==> flow/design.v <==
`timescale 1ns/1ps
module jtdd_timing(
    input              clk,
    input              rst,
    (*direct_enable*) input pxl_cen,
    input              flip,
    output reg [7:0]   VPOS=8'd0,  
    output     [7:0]   HPOS,  
    output reg         VBL=1'b0,
    output reg         HBL=1'b0,
    output reg         VS=1'b0,
    output reg         HS=1'b0,
    output     [5:0]   M        
);
localparam VBDLY=5;
reg [8:0] hn=9'd0;
reg [7:0] vn=8'he0;
reg [7:0]  m;
wire hover = hn==9'd383;
wire [8:0] nextn = hover ? 9'd0 : hn+9'd1;
reg aux=1'b0;
reg [VBDLY-1:0] preVBL;
always @(posedge clk) begin
    VPOS <= vn ^ {8{flip}};
end
assign M = m[5:0];
assign HPOS = hn[7:0] ^ {8{flip}};
wire [8:0] HS1 = 9'd309;
wire [8:0] HS0 = HS1+9'd27;  
wire [8:0] VS1 = 8'he9;
wire [8:0] VS0 = VS1+8'h3;
always @(posedge clk) if(pxl_cen) begin
    m  <= 8'd0;
    if( nextn[0] ) m[nextn[3:1]] <= 1'b1;
    hn <= nextn;
    if( hn==HS1 ) begin
        HS <= 1'b1;
        if( vn==VS1 && VBL ) VS <= 1'b1;
        if( vn==VS0 && VBL ) VS <= 1'b0;
    end
    if( hn==HS0 ) HS <= 1'b0;
    if( hn == 9'd255 ) begin
        HBL <= 1'b1;
    end else if( hover )begin
        HBL <= 1'b0;
        { VBL, preVBL[VBDLY-1:1] } <= preVBL;
        if( &vn ) begin
            vn <= (VBL&&!aux) ? 8'he8 : 8'h8;
        end else begin
            vn <= vn + 8'd1;
            if( vn == 8'hEF ) begin
                preVBL[0] <= 1'b1;
                aux <= VBL;
            end
        end
        if( vn == 8'hff && aux ) preVBL[0] <= 1'b0;
    end
end
endmodule
* Tool chain data of jtdd_timing
The steps from the RTL of jtdd_timing to its reports follow in flow order.
Lines are those of the file above, counted from 1.
Cell names lack the library's common part.
The mark - stands for no value.
- Design top :: jtdd_timing
- Clock input :: clk
- Cell library :: sky130hd
- Timing corner :: tt_025C_1v80

* After elaboration
Counts by Yosys on the flattened word-level netlist (proc, flatten, opt, wreduce; memories kept). Register bits leave out memories and registers merged into their read ports (data or address). Print and check cells are left out. Cells with the same type and inputs are merged into one.
- Bitwise operators :: 4
- Muxes and demuxes :: 8
- Multipliers :: 0
- Shift-type cells :: 1
- Add/sub/neg operators :: 3
- Div/mod/pow operators :: 0
- Order comparisons :: 0
- Equal/unequal tests :: 9
- Reduce/logical cells :: 16
** Operators by type and width (number)
- equality test 8 bit with constant B :: 4
- equality test 9 bit with constant B :: 3
- XOR 8 bit :: 2
- two-way mux 8 bit :: 2
- AND reduction 5 bit :: 2
- adder 9 x 1 -> 9 bit with constant B :: 1
- equality test 9 x 8 -> 1 bit with constant B :: 1
- nonzero test 2 bit :: 4
- adder 8 x 1 -> 8 bit with constant B :: 1
- AND reduction 8 bit :: 1
- variable shift 1 x 4 -> 6 bit with constant A :: 1
- AND reduction 3 bit :: 2
- two-way mux 1 bit :: 5
- logical AND 1 bit :: 4
- AND reduction 2 bit :: 2
- negation 3 -> 4 bit :: 1
- two-way mux 4 bit :: 1
- NOT 1 bit :: 2
- inequality test 2 x 1 -> 1 bit with constant B :: 1
- logical NOT 1 bit :: 1
- Bits in read-only memories :: 0
- Output and inout bits :: 26
- Clocked read ports x word width :: 0
- Register bits :: 41
- Bits in latches :: 0
- Memories :: 0
- Cells after elaboration :: 53
- RAM bits :: 0

* Longest topological paths
Yosys ltp: most cells in a row. Word level: on the elaborated netlist, between registers, memories and ports. Mapped: between sequential cells and ports; inverters and the memories' decode and read muxes count.
- Word-level depth :: 4
- ABC_AREA :: 0
- Depth in mapped cells :: 10

* After synthesis
Source: synth_stat.txt of the flow (Yosys; design flattened, memories mapped). It holds for the ABC_AREA given above (unset counts as 0); a run with the other value may have another netlist.
Totals and module areas in this step are rounded.
** Cell types (number)
- edfxtp_1 :: 33
- xor2_1 :: 22
- dfxtp_1 :: 8
- ha_1 :: 10
- xnor2_1 :: 7
- nor2_1 :: 12
- inv_1 :: 11
- nand3_1 :: 7
- nor3_1 :: 7
- and3_1 :: 5
- nand2_1 :: 8
- buf_2 :: 5
- mux2_2 :: 2
- or4b_1 :: 2
- nand2b_1 :: 3
- nand4_1 :: 3
- and4_1 :: 2
- nand4b_1 :: 2
Other cell types: 17; their cells: 22.
- Cells in the netlist :: 171
- Sequential area :: 0.001151 mm2
- Mapped flip-flops :: 41
- Buffers :: 9
- Mapped area :: 0.002044 mm2

* Path before layout
OpenSTA on the mapped netlist: ideal clock, no wires. The path of least setup slack (recovery checks aside). Input and output delay are each 20% of the period. Register names are those of the netlist, which keeps one name where synthesis merged equal registers.
- Kind :: reg-to-reg
- Start :: reg hn[1]
- End :: reg m[2]
- Period :: 3.88 ns
- Driving pins on the path :: 11
- Arrival time :: 2.281 ns
- Delay of the path :: 2.559 ns
- Library setup time :: 0.278 ns
- Required time :: 3.602 ns
- Path slack :: 1.321 ns
- Synthesis period reached :: 2.559 ns
"delay of the path" is the arrival time less input delay plus setup time.
"driving pins on the path" counts driving pins, that of a launching flip-flop among them; a cell with two outputs on the path counts twice.
"synthesis period reached" is the clock period less the worst setup slack; recovery checks do not enter. This is arithmetic on one report: input and output delays are still those of the set period (20% each).
The rows between start and end are the longest chain of elaborated cells between them; the timing report does not say that the signal goes this way. Where chains are equally long, one stands for them.
A line is the first line of the expression or statement that the cell stems from. Yosys adds cells for indexed reads and writes and turns some case tables into memories.
Where a signal picks the word or bit written, the line may be left out of the assigning lines.
- Path through :: edfxtp_1 ha_1 nand4_1 nor2_1 nor2b_1 inv_1 ha_1 or3b_2 a21oi_1 a2111oi_0 nor3_1
- Cells in the longest elaborated chain :: 4
- Elaborated cells on any way between the ends :: 5
- RTL lines with such cells :: 3
- Those cells by class :: add/sub (2); eq/ne (1); shift (1); mux (1)
** Ends and longest elaborated chain, post-synthesis
- start, declared :: RTL line 16 : reg [8:0] hn=9'd0;
- start, assigned :: RTL line 35 : hn <= nextn;
- adder 9 x 1 -> 9 bit :: RTL line 20 : wire [8:0] nextn = hover ? 9'd0 : hn+9'd1;
- two-way mux 4 bit :: RTL line 20
- negation 3 -> 4 bit :: RTL line 34 : if( nextn[0] ) m[nextn[3:1]] <= 1'b1;
- variable shift 1 x 4 -> 6 bit :: RTL line 34
- end, assigned :: RTL line 33 : m  <= 8'd0;
- end, declared :: RTL line 18 : reg [7:0]  m;
Some nets on the timed path still bear RTL names; the line given drives or declares the net.
** Named nets, post-synthesis (RTL line)
- nextn[1] :: 20

* Path in the finished layout
From the final timing report of flow run 1: the path of least setup slack in the routed layout; clock arrival at registers is part of the times.
- Kind :: reg-to-reg
- Start :: reg hn[7]
- End :: reg m[2]
- Required time :: 1.88 ns
- Arrival time :: 2.42 ns
- Driving pins on the path :: 8
- Library setup time :: 0.15 ns
- Period :: 1.74 ns
- Path slack :: -0.54 ns
The rows between start and end are the longest chain of elaborated cells between them; the timing report does not say that the signal goes this way. Where chains are equally long, one stands for them.
Where a signal picks the word or bit written, the line may be left out of the assigning lines.
- Path through :: edfxtp_1 buf_4 nand4b_1 nor2_4 nor2b_4 ha_1 or4_1 nor3_1
- Cells in the longest elaborated chain :: 4
- Elaborated cells on any way between the ends :: 4
- RTL lines with such cells :: 3
- Those cells by class :: add/sub (1); eq/ne (1); shift (1); mux (1)
** Ends and longest elaborated chain, post-layout
- start, declared :: RTL line 16 : reg [8:0] hn=9'd0;
- start, assigned :: RTL line 35 : hn <= nextn;
- equality test 9 bit :: RTL line 19 : wire hover = hn==9'd383;
- two-way mux 4 bit :: RTL line 20 : wire [8:0] nextn = hover ? 9'd0 : hn+9'd1;
- negation 3 -> 4 bit :: RTL line 34 : if( nextn[0] ) m[nextn[3:1]] <= 1'b1;
- variable shift 1 x 4 -> 6 bit :: RTL line 34
- end, assigned :: RTL line 33 : m  <= 8'd0;
- end, declared :: RTL line 18 : reg [7:0]  m;
Some nets on the timed path still bear RTL names; the line given drives or declares the net.
** Named nets, post-layout (RTL line)
- nextn[1] :: 20

Subject: jtdd_timing on sky130hd, stored results

Hello all,

Module jtdd_timing, platform sky130hd: 2 stored runs of the flow (Yosys, OpenROAD) with differing settings, in no particular order. Input and output delays are each 20% of the period that was set; the output load is 0.01 pF.
By "clock period achieved" is meant the clock period of the run minus its worst setup slack. This is arithmetic on one report: input and output delays are still those of the set period (20% each).
"time on the worst setup path": the worst setup path's part of the clock period (all of it between registers, 20% less for each end at a port) less its slack. A launch clock that arrives late makes it longer, a capture clock that arrives late makes it shorter.
"total power after layout" rests on the timing tool's default activity at the inputs, not on a simulated workload.
Measured values are rounded.

** Flow run 1
- Settings :: period_ns=1.74; CORE_UTILIZATION=47; SETUP_SLACK_MARGIN=-0.12; PLACE_DENSITY_LB_ADDON=0.03; CELL_PAD_IN_SITES_GLOBAL_PLACEMENT=0; TNS_END_PERCENT=30; GPL_TIMING_DRIVEN=0; CAP_MARGIN=0; MIN_ROUTING_LAYER=met2; CORE_MARGIN=2; SLEW_MARGIN=20
- Yosys chip area after synthesis :: 0.002044 mm2
- Die outline area :: 0.004894 mm2
- Post-route utilization :: 68.2%
- Lowest setup slack :: -0.539 ns
- Total negative setup slack :: -8.768 ns
- Worst hold slack in the final report :: 0.429 ns
- Total power after layout :: 0.002262 W
- Clock period achieved :: 2.279 ns
- Time on the worst setup path :: 2.28 ns
- Critical path type :: reg-to-reg

** Flow run 2
- Settings :: period_ns=2.86; CORE_UTILIZATION=70; SETUP_SLACK_MARGIN=0.21; CELL_PAD_IN_SITES_DETAIL_PLACEMENT=2; TNS_END_PERCENT=60; GPL_TIMING_DRIVEN=0; CAP_MARGIN=20; CORE_MARGIN=2; SLEW_MARGIN=20
- Outcome :: no results, placement failed with DPL-0033

Thanks
